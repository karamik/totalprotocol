==> flow/design.v <==
module sentinel_crypto_accelerator #(
    parameter int WIDTH = 256
)(
    input  logic clk,
    input  logic rst_n,
    input  logic [WIDTH-1:0] operand_a,
    input  logic [WIDTH-1:0] operand_b,
    input  logic start,
    output logic [WIDTH-1:0] result,
    output logic done
);
    typedef enum logic [1:0] {IDLE, COMPUTE, DONE} state_t;
    state_t state;
    logic [7:0] step_counter;
    always_ff @(posedge clk or negedge rst_n) begin
        if (!rst_n) begin
            state <= IDLE;
            result <= '0;
            done <= 1'b0;
            step_counter <= 0;
        end else begin
            case (state)
                IDLE: begin
                    done <= 1'b0;
                    if (start) state <= COMPUTE;
                end
                COMPUTE: begin
                    if (step_counter < 64) begin
                        step_counter <= step_counter + 1;
                        result <= (operand_a ^ operand_b) + (result << 1);  
                    end else begin
                        state <= DONE;
                    end
                end
                DONE: begin
                    done <= 1'b1;
                    step_counter <= 0;
                    state <= IDLE;
                end
            endcase
        end
    end
endmodule
* Tool chain data of sentinel_crypto_accelerator
Tool output for the design above, in the order of the flow. Line numbers count from 1 in the design file above. Operators: Yosys type, input widths -> output width; for muxes data width and select width s. Cell names lack the library's common part. The mark - stands for no value.
Design: top sentinel_crypto_accelerator, clock input clk, standard-cell library sky130hd, library corner tt_025C_1v80

* Elaborated design
Yosys after proc, flatten, opt, wreduce and memory -nomap, before mapping. Memory bits, and registers merged into a memory's read port (data or address), are not among the register bits. Print and check cells are not counted. Equal cells are merged and count once.
Storage and ports: cells after elaboration 26, output and inout port bits 257, input port bits 515, flip-flop bits (word level) 267
Cells by class: order comparisons 1, reductions and logical operators 7, bitwise logic cells 1, add/subtract/negate cells 2, eq/ne operators 5, mux-type cells 6
Operator list (count):
- $add 256x256->256 | 1
- $xor 256x256->256 | 1
- $pmux 8 s2 | 1
- $add 8x1->8 const B | 1
- $lt 8x7->1 const B | 1
- $mux 8 | 1
- $ne 2x2->1 const B | 3
- $pmux 2 s3 | 1
- $reduce_and 2->1 | 2
- $reduce_bool 2->1 | 2
- $mux 2 | 2
- $reduce_and 3->1 | 1
- $reduce_bool 3->1 | 1
- $eq 2x1->1 const B | 1
- $eq 2x2->1 const B | 1
- $logic_not 2->1 | 1
- $pmux 1 s2 | 1

* Longest topological paths
Yosys ltp: most cells in a row. Word level: on the elaborated netlist, between registers, memories and ports. Mapped: between sequential cells and ports; inverters and the memories' decode and read muxes count.
Depth: word-level depth 3, ABC_AREA 0, mapped depth 18, mapped depth without buffers 18

* After synthesis
The flow's flattened synthesis, as Yosys stat reports it; memories are mapped. The netlist is that of the ABC_AREA named above (0 if unset); the other value can give another one. The area totals of this step are shown rounded.
Cells by type:
- dfrtp_1 | count 267, area in all 6.68E+03 sq um
- ha_1 | count 285, area in all 3565.92 sq um
- xor2_1 | count 352, area in all 3.08E+03 sq um
- o21ai_0 | count 540, area in all 2.7E+03 sq um
- a21oi_1 | count 505, area in all 2.53E+03 sq um
- nand2_1 | count 602, area in all 2.26E+03 sq um
- xnor2_1 | count 155, area in all 1.36E+03 sq um
- nor2_1 | count 298, area in all 1.12E+03 sq um
- nand4_1 | count 165, area in all 1032.24 sq um
- a21o_1 | count 114, area in all 855.821 sq um
- o21bai_1 | count 103, area in all 773.242 sq um
- clkbuf_1 | count 164, area in all 615.59 sq um
- inv_1 | count 109, area in all 409.142 sq um
- nor3_1 | count 67, area in all 335.322 sq um
- nand3_1 | count 57, area in all 285.274 sq um
- o21a_1 | count 33, area in all 247.738 sq um
- a31oi_1 | count 35, area in all 218.96 sq um
- a21boi_0 | count 28, area in all 210.202 sq um
Not listed: further types 67, cells in them 346.
Mapped netlist: mapped flip-flops 268, mapped area 30900 sq um, buffer cells 197, cells in the netlist 4225, sequential part of the area 6710 sq um

* Path before layout
Path of least setup slack by OpenSTA after synthesis, without wires, with an ideal clock, recovery checks aside; 20% of the period is set as input and as output delay. Where synthesis merged equal registers, the netlist keeps one of their names.
Timing path after synthesis: path type input -> register, from input port operand_a[1], to register result[247], launch time at the first pin 1.044 ns, driving pins on the path 17, required time 5.089 ns, path delay 3.588 ns, arrival time 4.501 ns, path slack 0.588 ns, period 5.22 ns, library setup time 0.131 ns, input delay 1.044 ns, path buffers 0, synthesis period reached 4.632 ns
"path delay" is the arrival time less input delay plus setup time. "driving pins on the path" counts driving pins, that of a launching flip-flop among them; a cell with two outputs on the path counts twice. "synthesis period reached" is the clock period less the worst setup slack; recovery checks do not enter. This is arithmetic on one report: input and output delays are still those of the set period (20% each). Between the ends stands the longest chain of elaborated cells between them, by number of cells; it is not shown to be the way that was timed. Of several equally long chains one is given. Each line given opens the expression or statement behind the cell; cells for indexed reads and writes are added by Yosys, which also makes memories of some case tables.
Between the ends, after synthesis: cells stage by stage xor2_1 > ha_1 > inv_1 > fa_1 > nor2b_1 > o31a_1 > o31a_1 > o211ai_1 > a211oi_1 > o211ai_1 > nand3b_1 > a31oi_1 > o41a_1 > o21ai_1 > a21oi_1 > o21ai_0 > or3b_1, cells in the longest elaborated chain 2, elaborated cells on any way between the ends 2, source lines of those cells 1, classes of those cells add/sub (1); logic (1)
Ends and longest elaborated chain, after synthesis:
- from (decl) | line 6 | input  logic [WIDTH-1:0] operand_a,
- $xor 256x256->256 | line 30 | result <= (operand_a ^ operand_b) + (result << 1);
- $add 256x256->256 | line 30
- to (assign) | line 18 | result <= '0;
- to (assign) | line 30
- to (decl) | line 9 | output logic [WIDTH-1:0] result,

* Worst path after layout
From the final timing report of stored run 1: the path of least setup slack in the routed layout; clock arrival at registers is part of the times.
Timing path after layout: path type input -> register, from input port operand_b[69], to register result[240], driving pins on the path 17, period 8.89 ns, launch time at the first pin 1.78 ns, required time 9.38 ns, library setup time 0.08 ns, path buffers 1, path slack 1.69 ns, input delay 1.78 ns, arrival time 7.69 ns
Between the ends stands the longest chain of elaborated cells between them, by number of cells; it is not shown to be the way that was timed. Of several equally long chains one is given.
Between the ends, after layout: cells stage by stage clkdlybuf4s50_1 > xor2_1 > ha_1 > nand4_1 > nor4_1 > nand3_1 > a211oi_1 > o21ai_0 > nand2_1 > a41oi_1 > o21ai_1 > a31oi_1 > or2_1 > o311ai_1 > a41oi_1 > xor2_1 > o21ai_0, cells in the longest elaborated chain 2, elaborated cells on any way between the ends 2, source lines of those cells 1, classes of those cells add/sub (1); logic (1)
Ends and longest elaborated chain, after layout:
- from (decl) | line 7 | input  logic [WIDTH-1:0] operand_b,
- $xor 256x256->256 | line 30 | result <= (operand_a ^ operand_b) + (result << 1);
- $add 256x256->256 | line 30
- to (assign) | line 18 | result <= '0;
- to (assign) | line 30
- to (decl) | line 9 | output logic [WIDTH-1:0] result,

Wiki page: sentinel_crypto_accelerator / flow data

Measured data: module sentinel_crypto_accelerator, platform sky130hd, 2 stored runs of the flow under differing settings, order arbitrary. Input and output delays are each 20% of the period that was set; the output load is 0.01 pF.
"achieved clock period": clock period set for the run, less the worst setup slack. It is reckoned from that one timing run; input and output delays stay at 20% of the period that was set.
"time of the worst setup path" means the part of the period allowed to the worst setup path (the constraints hold back 20% at inputs and 20% at outputs) less its slack; where the path has registers, the arrival times of their clocks count too.
"power consumption" is the tool's figure for a default switching activity; nothing was simulated.
Values from the reports are rounded here.

[stored run 1] flow files
==> flow/run.sh <==
#!/bin/bash
# the make line also repeats the synthesis and layout settings of config.mk as NAME=value (left out here)
make -C /OpenROAD-flow-scripts/flow DESIGN_CONFIG=/design/flow/config.mk WORK_HOME=/design/flow/orfs CLKGATE_MAP_FILE= finish
==> flow/config.mk <==
export PLATFORM = sky130hd
export DESIGN_NAME = sentinel_crypto_accelerator
export DESIGN_NICKNAME = sentinel_crypto_accelerator
export VERILOG_FILES = /design/flow/design.v
export SDC_FILE = /design/flow/constraint.sdc
export NUM_CORES = 4
export LEC_CHECK = 0
export CAP_MARGIN = 20
export CORE_MARGIN = 2
export CORE_UTILIZATION = 40
export SLEW_MARGIN = 20
==> flow/constraint.sdc <==
create_clock -name core_clock -period 8.89 [get_ports {clk}]
set_input_delay 1.7780 -clock core_clock [delete_from_list [all_inputs] [get_ports {clk}]]
set_output_delay 1.7780 -clock core_clock [all_outputs]
set_load 0.01 [all_outputs]

[stored run 1] result: die size 79500 sq um; post-route worst hold slack 0.506 ns; time of the worst setup path 5.42 ns; worst setup path type input -> register; area of the synthesized netlist 30900 sq um; setup slack of the worst path 1.69 ns; standard-cell area after routing 40600 sq um; power consumption 16.7 mW; achieved clock period 7.196 ns

[stored run 2] flow files
==> flow/run.sh <==
#!/bin/bash
# the make line also repeats the synthesis and layout settings of config.mk as NAME=value (left out here)
make -C /OpenROAD-flow-scripts/flow DESIGN_CONFIG=/design/flow/config.mk WORK_HOME=/design/flow/orfs CLKGATE_MAP_FILE= finish
==> flow/config.mk <==
export PLATFORM = sky130hd
export DESIGN_NAME = sentinel_crypto_accelerator
export DESIGN_NICKNAME = sentinel_crypto_accelerator
export VERILOG_FILES = /design/flow/design.v
export SDC_FILE = /design/flow/constraint.sdc
export NUM_CORES = 4
export LEC_CHECK = 0
export CAP_MARGIN = 20
export CORE_ASPECT_RATIO = 0.83
export CORE_MARGIN = 4
export CORE_UTILIZATION = 64
export MAX_ROUTING_LAYER = met4
export PLACE_DENSITY_LB_ADDON = 0.13
export SETUP_SLACK_MARGIN = -0.51
export SLEW_MARGIN = 15
==> flow/constraint.sdc <==
create_clock -name core_clock -period 8.5 [get_ports {clk}]
set_input_delay 1.7000 -clock core_clock [delete_from_list [all_inputs] [get_ports {clk}]]
set_output_delay 1.7000 -clock core_clock [all_outputs]
set_load 0.01 [all_outputs]

[stored run 2] result: die size 51900 sq um; post-route worst hold slack 0.509 ns; time of the worst setup path 5.81 ns; worst setup path type input -> register; area of the synthesized netlist 30900 sq um; setup slack of the worst path 0.990 ns; standard-cell area after routing 39800 sq um; power consumption 17.6 mW; achieved clock period 7.510 ns
